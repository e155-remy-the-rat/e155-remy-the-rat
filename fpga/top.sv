==> flow/design.v <==
module top (
	input logic rst_n,
	input logic [3:0] instate,
	output logic [1:0] pwm_out
);
	logic clk;
	HSOSC #(.CLKHF_DIV(2'b10)) 
         	hf_osc (.CLKHFPU(1'b1), .CLKHFEN(1'b1), .CLKHF(clk));
	logic [1:0] motor1_state;
	logic [1:0] motor2_state;
	assign {motor1_state, motor2_state} = instate;
	servocontrol motor1(clk, rst_n, motor1_state, pwm_out[0]);
	servocontrol motor2(clk, rst_n, motor2_state, pwm_out[1]);
endmodule
module servocontrol (
    input logic clk,            
    input logic rst_n,          
    input logic [1:0] switch,   
    output logic pwm_out        
);
    parameter CLOCK_FREQ = 12000000;        
    parameter PWM_PERIOD = 20000;          
    parameter MIN_PULSE_WIDTH = 1000;      
    parameter MAX_PULSE_WIDTH = 2000;      
    localparam integer CYCLES_PER_PERIOD = (CLOCK_FREQ / 1000000) * PWM_PERIOD;
    localparam integer CYCLES_PER_MICROSECOND = CLOCK_FREQ / 1000000;
    logic [15:0] pulse_width_cycles;  
    always_comb begin
        case (switch)
            3'd0: pulse_width_cycles = 500 * CYCLES_PER_MICROSECOND;  
            3'd1: pulse_width_cycles = 1000 * CYCLES_PER_MICROSECOND;  
            3'd2: pulse_width_cycles = 1500 * CYCLES_PER_MICROSECOND;  
            3'd3: pulse_width_cycles = 2000 * CYCLES_PER_MICROSECOND;  
            default: pulse_width_cycles = MIN_PULSE_WIDTH * CYCLES_PER_MICROSECOND;
        endcase
    end
    logic [15:0] counter;  
    always_ff @(posedge clk or negedge rst_n) begin
        if (!rst_n) begin
            counter <= 16'd0;
        end else if (counter < CYCLES_PER_PERIOD - 1) begin
            counter <= counter + 16'd1;
        end else begin
            counter <= 16'd0;
        end
    end
    always_ff @(posedge clk or negedge rst_n) begin
        if (!rst_n) begin
            pwm_out <= 1'b0;
        end else begin
            pwm_out <= (counter < pulse_width_cycles) ? 1'b1 : 1'b0;
        end
    end
endmodule
# Step by step through the tools: servocontrol
# Tool output for the design above, in the order of the flow.
# Lines are those of the file above, counted from 1.
# Library cell names are shortened.
# Not given: --
# setup
design,servocontrol
clock_port,clk
cell_library,sky130hd
pvt_corner,tt_025C_1v80

# After elaboration
# Counts by Yosys on the flattened word-level netlist (proc, flatten, opt, wreduce; memories kept). Register bits leave out memories and registers merged into their read ports (data or address); mux counts leave out enables and synchronous resets folded into registers. Print and check cells are left out. Cells with the same type and inputs are merged into one.
# bits
reg_bits,17
inputBits,4
word_cells,12
# classes
add_sub_neg,1
n_cmp,2
equal,3
n_mux,3
n_reduce_logical,1
# op_table
operator,count
16-bit case mux with 4-bit select,1
16-bit by 18-bit less-than comparator with 1-bit output with constant B,1
16-bit by 1-bit adder with 16-bit output with constant B,1
16-bit less-than comparator,1
16-bit 2-to-1 mux,1
2-bit equality test with constant B,2
2-bit by 1-bit equality test with 1-bit output with constant B,1
2-bit logical NOT,1
1-bit 2-to-1 mux,1

# Depth
# Yosys ltp: most cells in a row. Word level: on the elaborated netlist, between registers, memories and ports. Mapped: between sequential cells and ports; inverters and the memories' decode and read muxes count.
# depth
word_depth,4
ABC_AREA,0
ltp_mapped,7

# After synthesis
# Source: synth_stat.txt of the flow (Yosys; design flattened, memories mapped). It holds for the ABC_AREA given above (unset counts as 0); a run with the other value may have another netlist.
# synth_totals
mapped_cells,87
mapped_area_um2,957.2
sequential_area_um2,425.4
flip_flops,17
# types
cell,count,type_area_um2
dfrtp_1,17,425.408
ha_1,14,175.168
xnor2_1,11,96.342
nand3_1,8,40.038
inv_1,7,26.275
xor2_1,3,26.275
nand4_1,4,25.024
a21oi_1,4,20.019
and3_1,3,18.768
nand2_1,4,15.014
o21bai_1,2,15.014
and3_4,1,11.261
and4_4,1,11.261
nor2_1,3,11.261
and4_1,1,8.758
o221ai_1,1,8.758
a211oi_1,1,7.507
nand3b_1,1,7.507
o211ai_1,1,7.507

# Path before layout
# Source: OpenSTA report_checks on the synthesized netlist (no wires, ideal clock, input and output delay 20% of the period each), path of least setup slack; recovery checks are left aside. Register names are those of the netlist, which keeps one name where synthesis merged equal registers.
# synth_timing
path_kind,input-to-reg
startpoint,input switch[0]
endpoint,register pwm_out
clock_period_ns,1.37
input_delay_ns,0.274
launch_ns,0.274
arrival_time_ns,1.239
path_slack_ns,0.002
delay_ns,1.094
stages,6
n_path_buf,0
synth_period_reached_ns,1.368
# "delay_ns" = arrival - input delay + setup time.
# "stages": output pins that drive a net of the path, with the launching flip-flop's if there is one; two outputs of one cell count as two.
# "synth_period_reached_ns" = period - worst setup slack (recovery checks aside). The figure is calculated, with input and output delays left at 20% of the set period.
# Between the ends stands the longest chain of elaborated cells between them, by number of cells; it is not shown to be the way that was timed. Of several equally long chains one is given.
# A line is the first line of the expression or statement that the cell stems from. Yosys adds cells for indexed reads and writes and turns some case tables into memories.
# synth_between
cell_sequence,inv_1 ha_1 ha_1 nand3_1 a211oi_1 a21oi_1
elab_chain_cells,4
cells_between,7
lines_between,2
# synth_lines
item,line,rtl
start: declaration,18,"input logic [1:0] switch,"
2-bit equality test,29,case (switch)
16-bit case mux with 4-bit select,29,
16-bit less-than comparator,51,pwm_out <= (counter < pulse_width_cycles) ? 1'b1 : 1'b0;
1-bit 2-to-1 mux,51,
end: assignment,49,pwm_out <= 1'b0;
end: assignment,51,
end: declaration,19,output logic pwm_out

# Timing after layout
# From the final timing report of entry A: the path of least setup slack in the routed layout; clock arrival at registers is part of the times.
# layout_timing
path_kind,reg-to-reg
startpoint,register counter[9]
endpoint,register counter[12]
clock_period_ns,0.95
launch_ns,0.28
arrival_time_ns,1.44
path_slack_ns,-0.30
stages,5
n_path_buf,0
# Between the ends stands the longest chain of elaborated cells between them, by number of cells; it is not shown to be the way that was timed. Of several equally long chains one is given.
# A register here has more assigning lines than the two given.
# layout_between
cell_sequence,dfrtp_2 and4_1 and3_4 and3_1 xor2_1
elab_chain_cells,2
cells_between,3
lines_between,2
# layout_lines
item,line,rtl
start: declaration,37,logic [15:0] counter;
start: assignment,40,counter <= 16'd0;
start: assignment,42,counter <= counter + 16'd1;
16-bit by 1-bit adder with 16-bit output,42,
16-bit 2-to-1 mux,41,end else if (counter < CYCLES_PER_PERIOD - 1) begin
end: assignment,40,
end: assignment,42,
end: declaration,37,

# Below are 2 stored runs of the flow (Yosys, OpenROAD; platform sky130hd) on servocontrol, each with its settings and what was measured, unordered. Constraints: input delay and output delay 20% of the set period each, output load 0.01 pF.
# "achieved_clock_period_ns" means the clock period less the worst setup slack. The figure is calculated, with input and output delays left at 20% of the set period.
# "worst_path_ns" is the time allowed to the run's worst setup path (the clock period less input and output delay, where it has them) less its slack. Clock arrival times count: a late capture clock shortens it, a late launch clock lengthens it.
# "design_power_uw" rests on the timing tool's default activity at the inputs, not on a simulated workload.
# A setting shown as n/a is not set for that run.
setting or result,entry A,entry B
period_ns,0.95,1.45
CORE_UTILIZATION,41,34
PLACE_DENSITY,0.38,n/a
CORE_MARGIN,4,2
GPL_ROUTABILITY_DRIVEN,0,n/a
CTS_CLUSTER_SIZE,95,n/a
CTS_CLUSTER_DIAMETER,179,n/a
CAP_MARGIN,40,20
SLEW_MARGIN,35,20
synthArea_um2,957.2,957.2
achieved_clock_period_ns,1.253,1.380
design_power_uw,1249,803.8
setupTns_ns,-2.614,0.000
setup_worst_slack_ns,-0.303,0.070
die_um2,3171.4,3255.8
worst_path_ns,1.25,1.09
worstPathKind,reg-to-reg,input-to-reg
layout_stdcell_area_um2,1564.0,1163.6
final_util_pct,70.7,42.9
